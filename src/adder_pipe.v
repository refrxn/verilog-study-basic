==> flow/design.v <==
module adder_pipe8 (
    input  wire        clk,
    input  wire        rst_n,
    input  wire [7:0]  a,
    input  wire [7:0]  b,
    output reg  [7:0]  sum
);
    reg [7:0] sum_comb;
    always @(*) begin
        sum_comb = a + b;
    end
    always @(posedge clk) begin
        if (!rst_n)
            sum <= 8'b0000_0000;
        else
            sum <= sum_comb;
    end
endmodule
---- Reports on adder_pipe8 ----
Tool output for the design above, in the order of the flow.
Lines are those of the file above, counted from 1.
Cell names lack the library's common part.
The mark n/a stands for no value.
design
  design top .............................. adder_pipe8
  clock ................................... clk
  standard-cell library ................... sky130hd
  timing corner ........................... tt_025C_1v80

---- Word level ----
Yosys after proc, flatten, opt, wreduce and memory -nomap, before mapping. Enables and synchronous resets that opt folds into registers are not counted as muxes. Memory bits, and registers merged into a memory's read port (data or address), are not among the register bits. Print and check cells are not counted. Equal cells are merged and count once.
cells by class
  bitwise operators ....................... 0
  equal/unequal tests ..................... 0
  multiplexer cells ....................... 0
  add/sub/neg operators ................... 1
  $lt $le $gt $ge ......................... 0
  reduce/logical cells .................... 0
  shift-type cells ........................ 0
  multipliers ............................. 0
  div/mod/pow operators ................... 0
operator list
  kind         count
  adder 8 bit  1
bit counts
  memory bits (read-only) ................. 0
  memory cells ............................ 0
  input bits .............................. 18
  bits in registers ....................... 8
  memory bits (writable) .................. 0
  bits in latches ......................... 0
  clocked read ports x word width ......... 0

---- Depth ----
Yosys ltp: most cells in a row. Word level: on the elaborated netlist, between registers, memories and ports. Mapped: between sequential cells and ports; inverters and the memories' decode and read muxes count.
logic depth
  depth in word-level cells ............... 1
  ABC_AREA ................................ 0
  depth in mapped cells ................... 7
  depth with buffers taken out ............ 7

---- Synthesis result ----
Source: synth_stat.txt of the flow (Yosys; design flattened, memories mapped). It holds for the ABC_AREA given above (unset counts as 0); a run with the other value may have another netlist.
mapped netlist
  synthesis area .......................... 568.0 µm²
  cells in the netlist .................... 58
  sequential area ......................... 160.2 µm²
  flip-flop cells ......................... 8
cells by type
  cell      count  total area (µm²)
  dfxtp_1   8      160.154
  ha_1      7      87.584
  nor3b_2   2      25.024
  o31ai_4   1      21.27
  fa_1      1      20.019
  nor3_1    4      20.019
  a21oi_1   3      15.014
  inv_1     4      15.014
  o21a_1    2      15.014
  nor2b_4   1      13.763
  a211oi_2  1      12.512
  o211ai_2  1      12.512
  o31ai_2   1      12.512
  nand3_1   2      10.01
  nor3_2    1      10.01
  o211a_1   1      10.01
  o21ai_0   2      10.01
  a21oi_2   1      8.758
Other cell types: 13; their cells: 15.

---- Path before layout ----
OpenSTA on the mapped netlist: ideal clock, no wires. The path of least setup slack (recovery checks aside). Input and output delay are each 20% of the period. Register names are those of the netlist, which keeps one name where synthesis merged equal registers.
path post-synthesis
  kind .................................... in2reg
  from .................................... input port a[0]
  to ...................................... register sum[6]
  path slack .............................. -0.069 ns
  launch time at the first pin ............ 0.276 ns
  required time ........................... 1.260 ns
  data arrival time ....................... 1.329 ns
  stages .................................. 7
  period .................................. 1.38 ns
  path delay .............................. 1.173 ns
  synthesis period reached ................ 1.449 ns
"path delay" = arrival - input delay + setup time.
"stages" counts driving pins, that of a launching flip-flop among them; a cell with two outputs on the path counts twice.
"synthesis period reached" is the clock period less the worst setup slack; recovery checks do not enter. This is arithmetic on one report: input and output delays are still those of the set period (20% each).
Between the ends stands the longest chain of elaborated cells between them, by number of cells; it is not shown to be the way that was timed. Of several equally long chains one is given.
A line is the first line of the expression or statement that the cell stems from. Yosys adds cells for indexed reads and writes and turns some case tables into memories.
on the way, post-synthesis
  cells stage by stage .................... ha_1 inv_1 fa_1 nor2b_4 o31ai_2 a21oi_1 nor3b_2
  length of the longest elaborated chain .. 1
  elaborated cells between the ends (all ways) .. 1
  those cells by class .................... add/sub: 1
ends and longest elaborated chain, post-synthesis
  what                line  RTL
  start: declaration  4     input  wire [7:0]  a,
  adder 8 bit         10    sum_comb = a + b;
  end: assignment     14    sum <= 8'b0000_0000;
  end: assignment     16    sum <= sum_comb;
  end: declaration    6     output reg  [7:0]  sum

---- Worst path after layout ----
Path of least setup slack in the final report of entry A (OpenROAD, finished layout, wires in). Where an end is a register, its clock arrival counts in the times.
path post-layout
  kind .................................... in2reg
  from .................................... input port b[0]
  to ...................................... register sum[4]
  launch time at the first pin ............ 0.26 ns
  path slack .............................. 0.04 ns
  stages .................................. 8
  data arrival time ....................... 1.42 ns
  required time ........................... 1.46 ns
  period .................................. 1.32 ns
Between the ends stands the longest chain of elaborated cells between them, by number of cells; it is not shown to be the way that was timed. Of several equally long chains one is given.
on the way, post-layout
  cells stage by stage .................... buf_2 ha_4 inv_2 fa_2 nor2b_4 o21a_1 o21a_1 nor3_1
  length of the longest elaborated chain .. 1
  elaborated cells between the ends (all ways) .. 1
  those cells by class .................... add/sub: 1
ends and longest elaborated chain, post-layout
  what                line  RTL
  start: declaration  5     input  wire [7:0]  b,
  adder 8 bit         10    sum_comb = a + b;
  end: assignment     14    sum <= 8'b0000_0000;
  end: assignment     16    sum <= sum_comb;
  end: declaration    6     output reg  [7:0]  sum

--- measured runs ---
Measured results for adder_pipe8: 2 stored runs of the Yosys and OpenROAD flow on sky130hd. The settings differ; the order carries no meaning. The constraints put input and output delay at 20% of the set period each and load the outputs with 0.01 pF.
By "achieved clock period (ns)" is meant the clock period of the run minus its worst setup slack. This is arithmetic on one report: input and output delays are still those of the set period (20% each).
"worst setup path time (ns)" is the time allowed to the run's worst setup path (the clock period less input and output delay, where it has them) less its slack. Clock arrival times count: a late capture clock shortens it, a late launch clock lengthens it.
By "finish__power__total" is meant OpenSTA's value without simulated activity: inputs other than the clock are taken to toggle once in ten clock periods, and the tool carries that through the logic.

Flow files of entry A
==> flow/run.sh <==
#!/bin/bash
# the make line also repeats the synthesis and layout settings of config.mk as NAME=value (left out here)
make -C /OpenROAD-flow-scripts/flow DESIGN_CONFIG=/design/flow/config.mk WORK_HOME=/design/flow/orfs CLKGATE_MAP_FILE= finish
==> flow/config.mk <==
export PLATFORM = sky130hd
export DESIGN_NAME = adder_pipe8
export DESIGN_NICKNAME = adder_pipe8
export VERILOG_FILES = /design/flow/design.v
export SDC_FILE = /design/flow/constraint.sdc
export NUM_CORES = 4
export LEC_CHECK = 0
export CAP_MARGIN = 20
export CORE_MARGIN = 2
export CORE_UTILIZATION = 40
export SLEW_MARGIN = 20
==> flow/constraint.sdc <==
create_clock -name core_clock -period 1.32 [get_ports {clk}]
set_input_delay 0.2640 -clock core_clock [delete_from_list [all_inputs] [get_ports {clk}]]
set_output_delay 0.2640 -clock core_clock [all_outputs]
set_load 0.01 [all_outputs]

report of entry A
yosys chip area after synthesis (um^2): 568.0
finish__design__die__area: 1737.6
finish__design__instance__area__stdcell: 1064.8
finish__timing__setup__ws: 0.039
finish__power__total: 8.442e-04
achieved clock period (ns): 1.281
worst setup path time (ns): 1.02
worst setup path kind: in2reg

Flow files of entry B
==> flow/run.sh <==
#!/bin/bash
# the make line also repeats the synthesis and layout settings of config.mk as NAME=value (left out here)
make -C /OpenROAD-flow-scripts/flow DESIGN_CONFIG=/design/flow/config.mk WORK_HOME=/design/flow/orfs CLKGATE_MAP_FILE= finish
==> flow/config.mk <==
export PLATFORM = sky130hd
export DESIGN_NAME = adder_pipe8
export DESIGN_NICKNAME = adder_pipe8
export VERILOG_FILES = /design/flow/design.v
export SDC_FILE = /design/flow/constraint.sdc
export NUM_CORES = 4
export LEC_CHECK = 0
export ABC_AREA = 1
export CAP_MARGIN = 20
export CELL_PAD_IN_SITES_DETAIL_PLACEMENT = 0
export CELL_PAD_IN_SITES_GLOBAL_PLACEMENT = 0
export CORE_MARGIN = 10
export CORE_UTILIZATION = 51
export MIN_ROUTING_LAYER = met2
export PLACE_DENSITY_LB_ADDON = 0.3
export SETUP_SLACK_MARGIN = 0.13
export SLEW_MARGIN = 25
export TNS_END_PERCENT = 20
==> flow/constraint.sdc <==
create_clock -name core_clock -period 0.936 [get_ports {clk}]
set_input_delay 0.1872 -clock core_clock [delete_from_list [all_inputs] [get_ports {clk}]]
set_output_delay 0.1872 -clock core_clock [all_outputs]
set_load 0.01 [all_outputs]

report of entry B: did not finish, cts, DPL-0038
--- end ---
